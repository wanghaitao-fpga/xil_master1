==> flow/design.v <==
`timescale 1ns/1ps
module SawTooth (
  input               sawtooth_io_0_direction,
  input      [7:0]    sawtooth_io_0_step,
  input               sawtooth_io_0_start,
  input               sawtooth_io_0_stop,
  input               sawtooth_io_0_init,
  output              sawtooth_data_valid,
  output     [15:0]   sawtooth_data_payload_data_0,
  input               clk,
  input               reset
);
  wire       [15:0]   sawtoothwavegenerator_0_io_output;
  wire       [7:0]    _zz_counter_valueNext;
  wire       [0:0]    _zz_counter_valueNext_1;
  wire                counter_willIncrement;
  wire                counter_willClear;
  reg        [7:0]    counter_valueNext;
  reg        [7:0]    counter_value;
  wire                counter_willOverflowIfInc;
  wire                counter_willOverflow;
  reg                 tick;
  reg                 tick_delay_1;
  reg                 tick_delay_2;
  assign _zz_counter_valueNext_1 = counter_willIncrement;
  assign _zz_counter_valueNext = {7'd0, _zz_counter_valueNext_1};
  SawToothWaveGenerator sawtoothwavegenerator_0 (
    .io_sawtooth_io_direction (sawtooth_io_0_direction                ),  
    .io_sawtooth_io_step      (sawtooth_io_0_step[7:0]                ),  
    .io_sawtooth_io_start     (sawtooth_io_0_start                    ),  
    .io_sawtooth_io_stop      (sawtooth_io_0_stop                     ),  
    .io_sawtooth_io_init      (sawtooth_io_0_init                     ),  
    .io_output                (sawtoothwavegenerator_0_io_output[15:0]),  
    .io_tick                  (tick                                   ),  
    .clk                      (clk                                    ),  
    .reset                    (reset                                  )   
  );
  assign counter_willClear = 1'b0;  
  assign counter_willOverflowIfInc = (counter_value == 8'hc7);  
  assign counter_willOverflow = (counter_willOverflowIfInc && counter_willIncrement);  
  always @(*) begin
    if(counter_willOverflow) begin
      counter_valueNext = 8'h0;  
    end else begin
      counter_valueNext = (counter_value + _zz_counter_valueNext);  
    end
    if(counter_willClear) begin
      counter_valueNext = 8'h0;  
    end
  end
  assign counter_willIncrement = 1'b1;  
  assign sawtooth_data_payload_data_0 = sawtoothwavegenerator_0_io_output;  
  assign sawtooth_data_valid = tick_delay_2;  
  always @(posedge clk or posedge reset) begin
    if(reset) begin
      counter_value <= 8'h0;  
      tick_delay_1 <= 1'b0;  
      tick_delay_2 <= 1'b0;  
    end else begin
      counter_value <= counter_valueNext;  
      tick_delay_1 <= tick;  
      tick_delay_2 <= tick_delay_1;  
    end
  end
  always @(posedge clk) begin
    tick <= 1'b0;  
    if(counter_willOverflow) begin
      tick <= 1'b1;  
    end
  end
endmodule
module SawToothWaveGenerator (
  input               io_sawtooth_io_direction,
  input      [7:0]    io_sawtooth_io_step,
  input               io_sawtooth_io_start,
  input               io_sawtooth_io_stop,
  input               io_sawtooth_io_init,
  output     [15:0]   io_output,
  input               io_tick,
  input               clk,
  input               reset
);
  wire       [14:0]   _zz_when_SawToothWaveGenerator_l52;
  wire       [14:0]   _zz_when_SawToothWaveGenerator_l52_1;
  wire       [14:0]   _zz_sawtooth_1;
  wire       [14:0]   _zz_when_SawToothWaveGenerator_l58;
  wire       [14:0]   _zz_sawtooth_1_1;
  wire       [15:0]   _zz_io_output;
  reg        [7:0]    step;
  reg        [14:0]   sawtooth_1;
  reg                 isRunning;
  reg                 start;
  reg                 stop;
  reg                 init;
  reg                 tick;
  reg                 init_regNext;
  reg                 stop_regNext;
  wire                when_SawToothWaveGenerator_l38;
  reg                 start_regNext;
  wire                when_SawToothWaveGenerator_l40;
  reg                 tick_regNext;
  wire                when_SawToothWaveGenerator_l49;
  wire                when_SawToothWaveGenerator_l52;
  wire                when_SawToothWaveGenerator_l58;
  assign _zz_when_SawToothWaveGenerator_l52 = (15'h7fff - _zz_when_SawToothWaveGenerator_l52_1);
  assign _zz_when_SawToothWaveGenerator_l52_1 = {7'd0, step};
  assign _zz_sawtooth_1 = {7'd0, step};
  assign _zz_when_SawToothWaveGenerator_l58 = {7'd0, step};
  assign _zz_sawtooth_1_1 = {7'd0, step};
  assign _zz_io_output = {1'd0, sawtooth_1};
  assign when_SawToothWaveGenerator_l38 = ((init && (! init_regNext)) || (stop && (! stop_regNext)));  
  assign when_SawToothWaveGenerator_l40 = (start && (! start_regNext));  
  assign when_SawToothWaveGenerator_l49 = (tick && (! tick_regNext));  
  assign when_SawToothWaveGenerator_l52 = (_zz_when_SawToothWaveGenerator_l52 < sawtooth_1);  
  assign when_SawToothWaveGenerator_l58 = (sawtooth_1 < _zz_when_SawToothWaveGenerator_l58);  
  assign io_output = (_zz_io_output + 16'h8000);  
  always @(posedge clk or posedge reset) begin
    if(reset) begin
      step <= 8'h0;  
      sawtooth_1 <= 15'h0;  
      isRunning <= 1'b0;  
      start <= 1'b0;  
      stop <= 1'b0;  
      init <= 1'b0;  
      tick <= 1'b0;  
    end else begin
      step <= io_sawtooth_io_step;  
      start <= io_sawtooth_io_start;  
      stop <= io_sawtooth_io_stop;  
      init <= io_sawtooth_io_init;  
      tick <= io_tick;  
      if(when_SawToothWaveGenerator_l38) begin
        isRunning <= 1'b0;  
      end else begin
        if(when_SawToothWaveGenerator_l40) begin
          isRunning <= 1'b1;  
        end else begin
          isRunning <= isRunning;  
        end
      end
      if(init) begin
        sawtooth_1 <= 15'h0;  
      end
      if(when_SawToothWaveGenerator_l49) begin
        if(isRunning) begin
          if(io_sawtooth_io_direction) begin
            if(when_SawToothWaveGenerator_l52) begin
              sawtooth_1 <= 15'h0;  
            end else begin
              sawtooth_1 <= (sawtooth_1 + _zz_sawtooth_1);  
            end
          end else begin
            if(when_SawToothWaveGenerator_l58) begin
              sawtooth_1 <= 15'h7fff;  
            end else begin
              sawtooth_1 <= (sawtooth_1 - _zz_sawtooth_1_1);  
            end
          end
        end
      end
    end
  end
  always @(posedge clk) begin
    init_regNext <= init;  
    stop_regNext <= stop;  
    start_regNext <= start;  
    tick_regNext <= tick;  
  end
endmodule
# Step by step through the tools: SawTooth
# The steps from the RTL of SawTooth to its reports follow in flow order.
# Lines are those of the file above, counted from 1.
# Library cell names are shortened.
# A cell with n/a has no value.
# design
design	SawTooth
clock_port	clk
library	sky130hd
pvt_corner	tt_025C_1v80

# After elaboration
# Yosys after proc, flatten, opt, wreduce and memory -nomap, before mapping. Memory bits, and registers merged into a memory's read port (data or address), are not among the register bits. Print and check cells are not counted. Equal cells are merged and count once.
# bits
register_bits	42
output_inout_bits	17
# op_classes
n_reduce_logical	10
addsub	5
eq_ne	1
mux	10
cmp	2
# op_table
operator	count
two-way mux 15 bit	6
adder 15 x 16 -> 16 bit with constant B	1
less-than comparator 15 bit	1
adder 15 x 8 -> 15 bit	1
subtractor 15 x 8 -> 15 bit	1
less-than comparator 15 x 8 -> 1 bit	1
subtractor 1 x 9 -> 10 bit with constant A	1
adder 8 x 1 -> 8 bit with constant B	1
== test 8 bit with constant B	1
two-way mux 8 bit	1
logical AND 1 bit	4
zero test 1 bit	4
two-way mux 1 bit	3
nonzero test 2 bit	1
logical OR 1 bit	1

# Longest topological paths
# Depth = most cells in a row (Yosys ltp): at word level without a register or memory, in the mapped netlist without a sequential cell, where the memories' decode and read muxes count.
# logic_depth
word_depth	6
abc_area	0
depth_mapped	10
depth_no_buf	9

# Netlist
# Yosys stat after the flow's synthesis: flattened, memories mapped to cells. It holds for the ABC_AREA given above (unset counts as 0); a run with the other value may have another netlist.
# Totals and module areas in this step are rounded.
# by_type
type	count	area_total_um2
dfrtp_1	37	925.888
ha_1	25	312.8
inv_1	28	105.101
nor2_1	27	101.347
dfxtp_1	5	100.096
a21oi_1	18	90.086
xnor2_1	10	87.584
o21ai_0	14	70.067
xor2_1	7	61.309
nand2_1	14	52.55
o211ai_1	7	52.55
nand3_1	10	50.048
a221o_1	4	40.038
fa_1	2	40.038
a31oi_1	6	37.536
clkbuf_1	10	37.536
nand2b_1	6	37.536
a21o_1	4	30.029
# Other cell types: 39; their cells: 65.
# mapped
cell_count	299
ff_cells	42
seqArea_um2	1030
buffers	13
mapped_area_um2	2740
# The figures by module come from a second, unflattened synthesis with its own total; it is not the netlist above.
# hier_totals
cells_unflattened	305
area_unflattened_um2	2860
# Each row is one instance without its submodules.
# modules
module	instances	cells	area_um2	seq_area_um2
SawToothWaveGenerator	1	268	2400	781
SawTooth	1	37	464	270

# Timing after synthesis
# OpenSTA on the mapped netlist: ideal clock, no wires. The path of least setup slack (recovery checks aside). Input and output delay are each 20% of the period. Register names are those of the netlist, which keeps one name where synthesis merged equal registers.
# synth_timing
path_kind	register to register
startpoint	reg sawtoothwavegenerator_0.sawtooth_1[7]
endpoint	reg sawtoothwavegenerator_0.sawtooth_1[4]
path_delay_ns	2.488
arrival_time_ns	2.424
slack_ns	-0.088
period_ns	2.4
stages	8
path_buffers	0
t_required_ns	2.336
period_less_setup_slack_ns	2.488
# "path_delay_ns" is the arrival time less input delay plus setup time.
# "stages": output pins that drive a net of the path, with the launching flip-flop's if there is one; two outputs of one cell count as two.
# "period_less_setup_slack_ns" is the clock period less the worst setup slack; recovery checks do not enter. This is arithmetic on one report: input and output delays are still those of the set period (20% each).
# Between the ends stands the longest chain of elaborated cells between them, by number of cells; it is not shown to be the way that was timed. Of several equally long chains one is given.
# Each line given opens the expression or statement behind the cell; cells for indexed reads and writes are added by Yosys, which also makes memories of some case tables.
# At most two assigning lines are given for a register; there are more.
# synth_via
path_cell_list	dfrtp_1 > ha_1 > or4_4 > or3_4 > or3_4 > or2_4 > a21oi_1 > a221o_2
elab_chain_len	5
cells_between	7
lines_between	7
# synth_rtl
element	line_no	rtl
from (decl)	90	reg        [14:0]   sawtooth_1;
from (assign)	150	sawtooth_1 <= (sawtooth_1 + _zz_sawtooth_1);
from (assign)	156	sawtooth_1 <= (sawtooth_1 - _zz_sawtooth_1_1);
less-than comparator 15 x 8 -> 1 bit	115	assign when_SawToothWaveGenerator_l58 = (sawtooth_1 < _zz_when_SawToothWaveGenerator_l58);
two-way mux 15 bit	153	if(when_SawToothWaveGenerator_l58) begin
two-way mux 15 bit	146	if(io_sawtooth_io_direction) begin
two-way mux 15 bit	145	if(isRunning) begin
two-way mux 15 bit	144	if(when_SawToothWaveGenerator_l49) begin
to (assign)	150
to (assign)	156
to (decl)	90

# Path in the finished layout
# Path of least setup slack in the final report of record 1 (OpenROAD, finished layout, wires in). Where an end is a register, its clock arrival counts in the times.
# layout_timing
path_kind	register to register
startpoint	reg sawtoothwavegenerator_0.sawtooth_1[0]
endpoint	reg sawtoothwavegenerator_0.sawtooth_1[8]
arrival_time_ns	3.13
stages	10
t_required_ns	4.09
slack_ns	0.96
period_ns	3.89
path_buffers	0
# Between the ends stands the longest chain of elaborated cells between them, by number of cells; it is not shown to be the way that was timed. Of several equally long chains one is given.
# At most two assigning lines are given for a register; there are more.
# layout_via
path_cell_list	dfrtp_1 > inv_1 > ha_1 > fa_1 > o21bai_1 > o211ai_1 > a221oi_1 > or3_2 > nand3_1 > a221o_1
elab_chain_len	5
cells_between	9
lines_between	9
# layout_rtl
element	line_no	rtl
from (decl)	90	reg        [14:0]   sawtooth_1;
from (assign)	150	sawtooth_1 <= (sawtooth_1 + _zz_sawtooth_1);
from (assign)	156	sawtooth_1 <= (sawtooth_1 - _zz_sawtooth_1_1);
subtractor 15 x 8 -> 15 bit	156
two-way mux 15 bit	153	if(when_SawToothWaveGenerator_l58) begin
two-way mux 15 bit	146	if(io_sawtooth_io_direction) begin
two-way mux 15 bit	145	if(isRunning) begin
two-way mux 15 bit	144	if(when_SawToothWaveGenerator_l49) begin
to (assign)	150
to (assign)	156
to (decl)	90

Measured results for SawTooth: 2 stored runs of the Yosys and OpenROAD flow on sky130hd. The settings differ; the order carries no meaning. The constraints put input and output delay at 20% of the set period each and load the outputs with 0.01 pF.
"achievedPeriod_ns" means the clock period less the worst setup slack. The figure is calculated, with input and output delays left at 20% of the set period.
"timing.worst_path_ns" is the time allowed to the run's worst setup path (the clock period less input and output delay, where it has them) less its slack. Clock arrival times count: a late capture clock shortens it, a late launch clock lengthens it.
The measured numbers are rounded.

Record 1, flow files:
==> flow/run.sh <==
#!/bin/bash
# the make line also repeats the synthesis and layout settings of config.mk as NAME=value (left out here)
make -C /OpenROAD-flow-scripts/flow DESIGN_CONFIG=/design/flow/config.mk WORK_HOME=/design/flow/orfs CLKGATE_MAP_FILE= finish
==> flow/config.mk <==
export PLATFORM = sky130hd
export DESIGN_NAME = SawTooth
export DESIGN_NICKNAME = SawTooth
export VERILOG_FILES = /design/flow/design.v
export SDC_FILE = /design/flow/constraint.sdc
export NUM_CORES = 4
export LEC_CHECK = 0
export CAP_MARGIN = 20
export CORE_MARGIN = 2
export CORE_UTILIZATION = 40
export SLEW_MARGIN = 20
==> flow/constraint.sdc <==
create_clock -name core_clock -period 3.89 [get_ports {clk}]
set_input_delay 0.7780 -clock core_clock [delete_from_list [all_inputs] [get_ports {clk}]]
set_output_delay 0.7780 -clock core_clock [all_outputs]
set_load 0.01 [all_outputs]

==> results of record 1, as CSV <==
result,value
ys_area_um2,2740
final_die_area_um2,7530
stdcell_area_um2,3180
final_setup_ws_ns,0.962
tns_setup_ns,0.000
fin_hold_ws_ns,0.331
achievedPeriod_ns,2.928
timing.worst_path_ns,2.93
timing.worst_path_kind,"register to register"

Record 2, flow files:
==> flow/run.sh <==
#!/bin/bash
# the make line also repeats the synthesis and layout settings of config.mk as NAME=value (left out here)
make -C /OpenROAD-flow-scripts/flow DESIGN_CONFIG=/design/flow/config.mk WORK_HOME=/design/flow/orfs CLKGATE_MAP_FILE= finish
==> flow/config.mk <==
export PLATFORM = sky130hd
export DESIGN_NAME = SawTooth
export DESIGN_NICKNAME = SawTooth
export VERILOG_FILES = /design/flow/design.v
export SDC_FILE = /design/flow/constraint.sdc
export NUM_CORES = 4
export LEC_CHECK = 0
export ABC_AREA = 0
export CAP_MARGIN = 0
export CELL_PAD_IN_SITES_DETAIL_PLACEMENT = 0
export CORE_MARGIN = 2
export CORE_UTILIZATION = 35
export GPL_TIMING_DRIVEN = 0
export MAX_ROUTING_LAYER = met5
export PLACE_DENSITY_LB_ADDON = 0.17
export SLEW_MARGIN = 20
==> flow/constraint.sdc <==
create_clock -name core_clock -period 2.75 [get_ports {clk}]
set_input_delay 0.5500 -clock core_clock [delete_from_list [all_inputs] [get_ports {clk}]]
set_output_delay 0.5500 -clock core_clock [all_outputs]
set_load 0.01 [all_outputs]

==> results of record 2, as CSV <==
result,value
ys_area_um2,2740
final_die_area_um2,8550
stdcell_area_um2,3330
final_setup_ws_ns,0.099
tns_setup_ns,0.000
fin_hold_ws_ns,0.322
achievedPeriod_ns,2.651
timing.worst_path_ns,2.65
timing.worst_path_kind,"register to register"
