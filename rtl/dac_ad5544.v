==> flow/design.v <==
`timescale 1ns / 1ps
module dac_ad5544(
					clk,  
					reset,
					ad5544_trig,
					AD5544_DATA_IN1,
					AD5544_DATA_IN2,
					AD5544_DATA_IN3,
					AD5544_DATA_IN4,
					AD5544_CS,
					AD5544_LDAC,
					AD5544_MSB,
					AD5544_RS,
					AD5544_SCLK,
					AD5544_SDIN
					);
input			clk;
input			reset;
input			ad5544_trig;
input	[15:0]	AD5544_DATA_IN1,
				AD5544_DATA_IN2,
				AD5544_DATA_IN3,
				AD5544_DATA_IN4;
output	reg		AD5544_CS,
				AD5544_LDAC,
				AD5544_RS,
				AD5544_SCLK,
				AD5544_SDIN;
output	wire	AD5544_MSB;
reg		[9:0]	cnt;
reg		[17:0]	AD5544_SDIN_reg;		
reg		[3:0]	channel;
reg		[6:0]	curr_state,
				next_state;	
localparam [6:0]	RESET	= 7'b0000001,
					IDLE	= 7'b0000010,
					WAIT	= 7'b0000100,
					CS_L	= 7'b0001000,
					SCLK	= 7'b0010000,
					CS_LDAC	= 7'b0100000,	
					Finish	= 7'b1000000;
wire	[17:0]	DATA_CH1;
wire	[17:0]	DATA_CH2;
wire	[17:0]	DATA_CH3;
wire	[17:0]	DATA_CH4;
assign	DATA_CH1 	= { 2'h0,AD5544_DATA_IN1 };
assign	DATA_CH2 	= { 2'h1,AD5544_DATA_IN2 };
assign	DATA_CH3 	= { 2'h2,AD5544_DATA_IN3 };
assign	DATA_CH4 	= { 2'h3,AD5544_DATA_IN4 };	
assign	AD5544_MSB	= 1'b1;
reg		ad5544_trig_reg1,
		ad5544_trig_reg2;
always @ ( posedge clk or posedge reset)
begin
  if(reset)begin
    ad5544_trig_reg1 <= 0;
    ad5544_trig_reg2 <= 0;
  end else begin
	ad5544_trig_reg1 <= ad5544_trig;
	ad5544_trig_reg2 <= ad5544_trig_reg1;
  end
end
wire	ad5544_trig_posedge;
assign	ad5544_trig_posedge = ad5544_trig_reg1 & ( !ad5544_trig_reg2 );
always @ ( posedge clk or posedge reset )
begin
	if( reset )
		curr_state	<= RESET;
	else
		curr_state	<= next_state;
end
always @ *
begin
	case( curr_state )
		RESET:
		begin
			next_state = IDLE;
		end
		IDLE:
		begin
			if( ad5544_trig_posedge )
				next_state = WAIT;    
			else
				next_state = IDLE ;
		end	
		WAIT:
		begin
			if(cnt == 5)
				next_state = CS_L;
			else
				next_state = WAIT;
		end
		CS_L:
		begin
			if(cnt == 3)
				next_state = SCLK;
			else
				next_state = CS_L;
		end
		SCLK:
		begin
			if(cnt == 73)
				next_state = CS_LDAC;
			else
				next_state = SCLK;
		end
		CS_LDAC:
		begin
			if(cnt == 5)
				next_state = Finish;
			else
				next_state = CS_LDAC;
		end
		Finish:
		begin
			if( cnt == 3 )
				if(channel==4)
					next_state = IDLE;
				else 
					next_state = WAIT;
			else
				next_state = Finish;
		end
		default:
		begin
			next_state = IDLE;
		end
	endcase
end
always @ ( posedge clk or posedge reset )
begin
	if( reset )
	begin
		cnt				<= 'h0;
		AD5544_CS		<= 'b1;
		AD5544_LDAC		<= 'b1;
		AD5544_RS		<= 'b0;
		AD5544_SCLK		<= 'b0;
		AD5544_SDIN		<= 'b0;		
		AD5544_SDIN_reg <= 'h0;
		channel			<= 'h1;
	end
	else
	begin	
		case( curr_state )
		RESET:
			begin
				cnt				<= 'h0;
				AD5544_CS		<= 'b1;
				AD5544_LDAC		<= 'b1;
				AD5544_RS		<= 'b0;
				AD5544_SCLK		<= 'b0;
				AD5544_SDIN		<= 'b0;		
				AD5544_SDIN_reg <= 'h0;
				channel			<= 'h1;
			end
			IDLE:
			begin
				cnt				<= 'h0;
				AD5544_CS		<= 'b1;
				AD5544_LDAC		<= 'b1;
				AD5544_RS		<= 'b1;
				AD5544_SCLK		<= 'b0;
				AD5544_SDIN		<= 'b0;		
				AD5544_SDIN_reg <= 'h0;
				channel			<= 'h1;
			end
			WAIT:
			begin
				if(cnt == 5)
					cnt			<= 'h0;
				else
					cnt			<= cnt + 1'b1;
				AD5544_RS		<= 'b1;
				AD5544_CS		<= 'b1;
				channel			<= channel;
			end
			CS_L:
			begin
				if(cnt == 3)
					cnt			<= 'h0;
				else
					cnt			<= cnt + 1'b1;
				AD5544_CS		<= 'b0;
				case( channel )
					4'h1:
						AD5544_SDIN_reg <= DATA_CH1;	
					4'h2:
						AD5544_SDIN_reg <= DATA_CH2;	
					4'h3:
						AD5544_SDIN_reg <= DATA_CH3;	
					4'h4:
						AD5544_SDIN_reg <= DATA_CH4;
				    default:
					    AD5544_SDIN_reg <= AD5544_SDIN_reg;	
				endcase	
			end
			SCLK:
			begin									
				if( cnt == 73 )
					cnt		<= 'h0;
				else
					cnt		<= cnt + 1'b1;
				if( cnt[1:0] == 2'b00 )
				begin
					AD5544_SCLK	<= 'b0;
				end
				if( cnt[1:0] == 2'b01 )
				begin
					AD5544_SCLK	<= 'b0;
					AD5544_SDIN	<= AD5544_SDIN_reg[17];
				end
				if( cnt[1:0] == 2'b10 )
				begin
					AD5544_SCLK		<= 'b1;
					AD5544_SDIN_reg	<= { AD5544_SDIN_reg[16:0] , 1'b0 };
				end
			end
			CS_LDAC:
			begin
				if( cnt == 5 )
					cnt		<= 'h0;
				else
					cnt		<= cnt + 1'b1;
				if( (cnt >=2 ) & (cnt <= 4) )	
					AD5544_LDAC	<= 'b0;
				AD5544_CS		<= 'b1;	
				AD5544_SCLK		<= 'b0;
				AD5544_SDIN_reg	<= 'h0;
			end
			Finish:
			begin
				if( cnt == 3 )
				begin
					cnt		<= 'h0;
					channel	<= channel + 1'b1;
				end
				else
					cnt		<= cnt + 1'b1;
				AD5544_CS		<= 'b1;
				AD5544_LDAC		<= 'b1;
				AD5544_RS		<= 'b1;
				AD5544_SCLK		<= 'b0;
				AD5544_SDIN		<= 'b0;		
				AD5544_SDIN_reg <= 'h0;
			end
			default:
			begin
				cnt				<= 'h0;
				AD5544_CS		<= 'b1;
				AD5544_LDAC		<= 'b1;
				AD5544_RS		<= 'b0;
				AD5544_SCLK		<= 'b0;
				AD5544_SDIN		<= 'b0;		
				AD5544_SDIN_reg <= 'h0;
				channel			<= 'h1;
			end
		endcase
	end
end
endmodule		
# From RTL to reports: dac_ad5544
# Tool output for the design above, in the order of the flow.
# Lines are those of the file above, counted from 1.
# Operators carry their Yosys type and port widths (W data, S select, Z words).
# A cell with -- has no value.
dict set report setup {
  design {dac_ad5544}
  clock {clk}
  cell_library {sky130hd}
  lib_corner {tt_025C_1v80}
}

# Elaborated design
# Yosys after proc, flatten, opt, wreduce and memory -nomap, before mapping. Memory bits, and registers merged into a memory's read port (data or address), are not among the register bits. Print and check cells are not counted. Equal cells are merged and count once.
dict set report op_classes {
  addsub 2
  n_cmp 2
  equal 21
  n_mux 27
  bitwise 7
  reduce_logical 15
}
# cell count
set ops {}
lappend ops {{$pmux W18 S4} 1}
lappend ops {{$pmux W18 S3} 1}
lappend ops {{$pmux W7 S6} 1}
lappend ops {{$pmux W10 S3} 1}
lappend ops {{$mux W10} 3}
lappend ops {{$mux W18} 1}
lappend ops {{$mux W7} 2}
lappend ops {{$reduce_or A3 Y1} 4}
lappend ops {{$add A10 B1 Y10 const B} 1}
lappend ops {{$ge A10 B2 Y1 const B} 1}
lappend ops {{$eq A10 B2 Y1 const B} 1}
lappend ops {{$le A10 B3 Y1 const B} 1}
lappend ops {{$eq A10 B3 Y1 const B} 1}
lappend ops {{$eq A10 B7 Y1 const B} 1}
lappend ops {{$pmux W1 S2} 5}
lappend ops {{$ne A2 B2 Y1 const B} 4}
lappend ops {{$reduce_and A2 Y1} 4}
lappend ops {{$eq A4 B2 Y1 const B} 2}
lappend ops {{$pmux W4 S2} 1}
lappend ops {{$mux W4} 2}
lappend ops {{$eq A7 B2 Y1 const B} 1}
lappend ops {{$eq A7 B3 Y1 const B} 1}
lappend ops {{$eq A7 B4 Y1 const B} 1}
lappend ops {{$eq A7 B5 Y1 const B} 1}
lappend ops {{$eq A7 B6 Y1 const B} 1}
lappend ops {{$eq A7 B7 Y1 const B} 1}
lappend ops {{$reduce_or A2 Y1} 3}
lappend ops {{$mux W6} 1}
# Other operator kinds: 16; their cells: 26.
dict set report bits {
  regBits 46
  inputBits 67
  out_inout_bits 6
  word_cells 85
}

# Depth
# Yosys ltp: most cells in a row. Word level: on the elaborated netlist, between registers, memories and ports. Mapped: between sequential cells and ports; inverters and the memories' decode and read muxes count.
dict set report depth {
  word_depth 5
  abc_area 0
  ltp_mapped 10
  mapped_depth_nobuf 6
}

# Netlist
# The flow's flattened synthesis, as Yosys stat reports it; memories are mapped. The netlist is that of the ABC_AREA named above (0 if unset); the other value can give another one.
# cell count area_total_um2
set by_type {}
lappend by_type {sky130_fd_sc_hd__dfrtp_1 42 1.05E+03}
lappend by_type {sky130_fd_sc_hd__a21oi_1 28 140.134}
lappend by_type {sky130_fd_sc_hd__a31oi_1 17 106.352}
lappend by_type {sky130_fd_sc_hd__dfstp_2 4 105.101}
lappend by_type {sky130_fd_sc_hd__inv_1 28 105.101}
lappend by_type {sky130_fd_sc_hd__nand2_1 28 105.101}
lappend by_type {sky130_fd_sc_hd__ha_1 8 100.096}
lappend by_type {sky130_fd_sc_hd__a2111o_1 7 78.826}
lappend by_type {sky130_fd_sc_hd__clkbuf_1 20 75.072}
lappend by_type {sky130_fd_sc_hd__nor2_1 19 71.318}
lappend by_type {sky130_fd_sc_hd__nand3_1 14 70.067}
lappend by_type {sky130_fd_sc_hd__o31ai_1 9 67.565}
lappend by_type {sky130_fd_sc_hd__o22ai_1 10 62.56}
lappend by_type {sky130_fd_sc_hd__o221ai_1 7 61.309}
lappend by_type {sky130_fd_sc_hd__a22oi_1 8 60.058}
lappend by_type {sky130_fd_sc_hd__nand3b_1 8 60.058}
lappend by_type {sky130_fd_sc_hd__o211ai_1 8 60.058}
lappend by_type {sky130_fd_sc_hd__nor3_1 11 55.053}
# Not listed: further types 34, cells in them 66.
dict set report mapped {
  mapped_cells 342
  area_um2 2967.8
  seqArea_um2 1156.1
  ffs 46
  buf_cells 29
}

# Worst setup path after synthesis
# Source: OpenSTA report_checks on the synthesized netlist (no wires, ideal clock, input and output delay 20% of the period each), path of least setup slack; recovery checks are left aside. Register names are those of the netlist, which keeps one name where synthesis merged equal registers.
dict set report synth_timing {
  path_kind {register to register}
  from {reg channel[0]}
  to {reg AD5544_SDIN_reg[1]}
  period_ps 2160
  setup_time_ps 130
  t_first_pin_ps 0
  arrival_ps 1955
  t_required_ps 2030
  setup_slack_ps 75
  delay_ps 2085
  stages 9
  n_path_buf 3
  synth_period_reached_ps 2085
}
# "delay_ps" = arrival - input delay + setup time.
# "stages" counts driving pins, that of a launching flip-flop among them; a cell with two outputs on the path counts twice.
# "synth_period_reached_ps" is the clock period less the worst setup slack; recovery checks do not enter. This is arithmetic on one report: input and output delays are still those of the set period (20% each).
# The rows between start and end are the longest chain of elaborated cells between them; the timing report does not say that the signal goes this way. Where chains are equally long, one stands for them.
# Each line given opens the expression or statement behind the cell; cells for indexed reads and writes are added by Yosys, which also makes memories of some case tables.
# At most two assigning lines are given for a register; there are more.
dict set report synth_between {
  cell_sequence {sky130_fd_sc_hd__dfstp_2 -> sky130_fd_sc_hd__ha_1 -> sky130_fd_sc_hd__clkbuf_1 -> sky130_fd_sc_hd__nor3_4 -> sky130_fd_sc_hd__o311ai_4 -> sky130_fd_sc_hd__and2_1 -> sky130_fd_sc_hd__buf_4 -> sky130_fd_sc_hd__buf_2 -> sky130_fd_sc_hd__a31oi_1}
  elab_chain_len 3
  cells_between 8
  cone_classes {eq/ne: 5; mux: 2; reduce/logical: 1}
}
# element line
set synth_rtl {}
lappend synth_rtl {{from (decl)} 32} ;# reg [3:0] channel;
lappend synth_rtl {{from (assign)} 176} ;# channel <= channel;
lappend synth_rtl {{from (assign)} 236} ;# channel <= channel + 1'b1;
lappend synth_rtl {{$eq A4 B3 Y1} 185} ;# case( channel )
lappend synth_rtl {{$pmux W18 S4} 185}
lappend synth_rtl {{$pmux W18 S3} 145} ;# case( curr_state )
lappend synth_rtl {{to (assign)} 195} ;# AD5544_SDIN_reg <= AD5544_SDIN_reg;
lappend synth_rtl {{to (assign)} 216} ;# AD5544_SDIN_reg <= { AD5544_SDIN_reg[16:0] , 1'b0 };
lappend synth_rtl {{to (decl)} 31} ;# reg [17:0] AD5544_SDIN_reg;

# Worst path after layout
# From the final timing report of stored run 1: the path of least setup slack in the routed layout; clock arrival at registers is part of the times.
# The path's times are printed in steps of 10 ps; the period is the one set.
dict set report layout_timing {
  path_kind {register to register}
  from {reg cnt[9]}
  to {reg channel[1]}
  period_ps 1370
  setup_time_ps 60
  t_first_pin_ps 300
  arrival_ps 2130
  t_required_ps 1610
  setup_slack_ps -510
  stages 5
  n_path_buf 0
}
# The rows between start and end are the longest chain of elaborated cells between them; the timing report does not say that the signal goes this way. Where chains are equally long, one stands for them.
# At most two assigning lines are given for a register; there are more.
dict set report layout_between {
  cell_sequence {sky130_fd_sc_hd__dfrtp_1 -> sky130_fd_sc_hd__or4_4 -> sky130_fd_sc_hd__or4_4 -> sky130_fd_sc_hd__nor3_4 -> sky130_fd_sc_hd__a22o_1}
  elab_chain_len 3
  cells_between 5
  cone_classes {eq/ne: 2; mux: 2; reduce/logical: 1}
}
# element line
set layout_rtl {}
lappend layout_rtl {{from (decl)} 30} ;# reg [9:0] cnt;
lappend layout_rtl {{from (assign)} 173} ;# cnt <= cnt + 1'b1;
lappend layout_rtl {{from (assign)} 183} ;# cnt <= cnt + 1'b1;
lappend layout_rtl {{$eq A10 B2 Y1} 233} ;# if( cnt == 3 )
lappend layout_rtl {{$mux W4} 233}
lappend layout_rtl {{$pmux W4 S2} 145} ;# case( curr_state )
lappend layout_rtl {{to (assign)} 176} ;# channel <= channel;
lappend layout_rtl {{to (assign)} 236} ;# channel <= channel + 1'b1;
lappend layout_rtl {{to (decl)} 32} ;# reg [3:0] channel;

; dac_ad5544 through Yosys and OpenROAD on sky130hd: 2 stored runs, unordered, with their settings and measured results. The constraints put input and output delay at 20% of the set period each and load the outputs with 0.01 pF.
; "period_reached_ps": clock period set for the run, less the worst setup slack. It is reckoned from that one timing run; input and output delays stay at 20% of the period that was set.
; "worst_path_time_ps": the worst setup path's part of the clock period (all of it between registers, 20% less for each end at a port) less its slack. A launch clock that arrives late makes it longer, a capture clock that arrives late makes it shorter.
; By "design_power_w" is meant OpenSTA's value without simulated activity: inputs other than the clock are taken to toggle once in ten clock periods, and the tool carries that through the logic.
; "worst_path_time_ps" is given in steps of 10 ps.

[stored run 1: settings]
period_ns = 1.37
CAP_MARGIN = 20
CORE_MARGIN = 2
CORE_UTILIZATION = 40
SLEW_MARGIN = 20
[stored run 1: results]
final_cell_area_um2 = 4957.2
ys_area_um2 = 2967.8
final_die_area_um2 = 8124.3
design_power_w = 0.006711
fin_ws_ps = -515
period_reached_ps = 1885
worst_path_time_ps = 1880
worst_setup_path_type = register to register
tns_setup_ps = -16976
util_frac = 0.687

[stored run 2: settings]
period_ns = 1.89
CORE_UTILIZATION = 32
PLACE_DENSITY_LB_ADDON = 0.17
CORE_MARGIN = 7
TNS_END_PERCENT = 85
CTS_CLUSTER_SIZE = 92
CTS_CLUSTER_DIAMETER = 318
CAP_MARGIN = 35
SLEW_MARGIN = 40
MIN_ROUTING_LAYER = met1
[stored run 2: results]
final_cell_area_um2 = 4473.0
ys_area_um2 = 2967.8
final_die_area_um2 = 12167.2
design_power_w = 0.004215
fin_ws_ps = 22
period_reached_ps = 1868
worst_path_time_ps = 1870
worst_setup_path_type = register to register
tns_setup_ps = 0
util_frac = 0.506
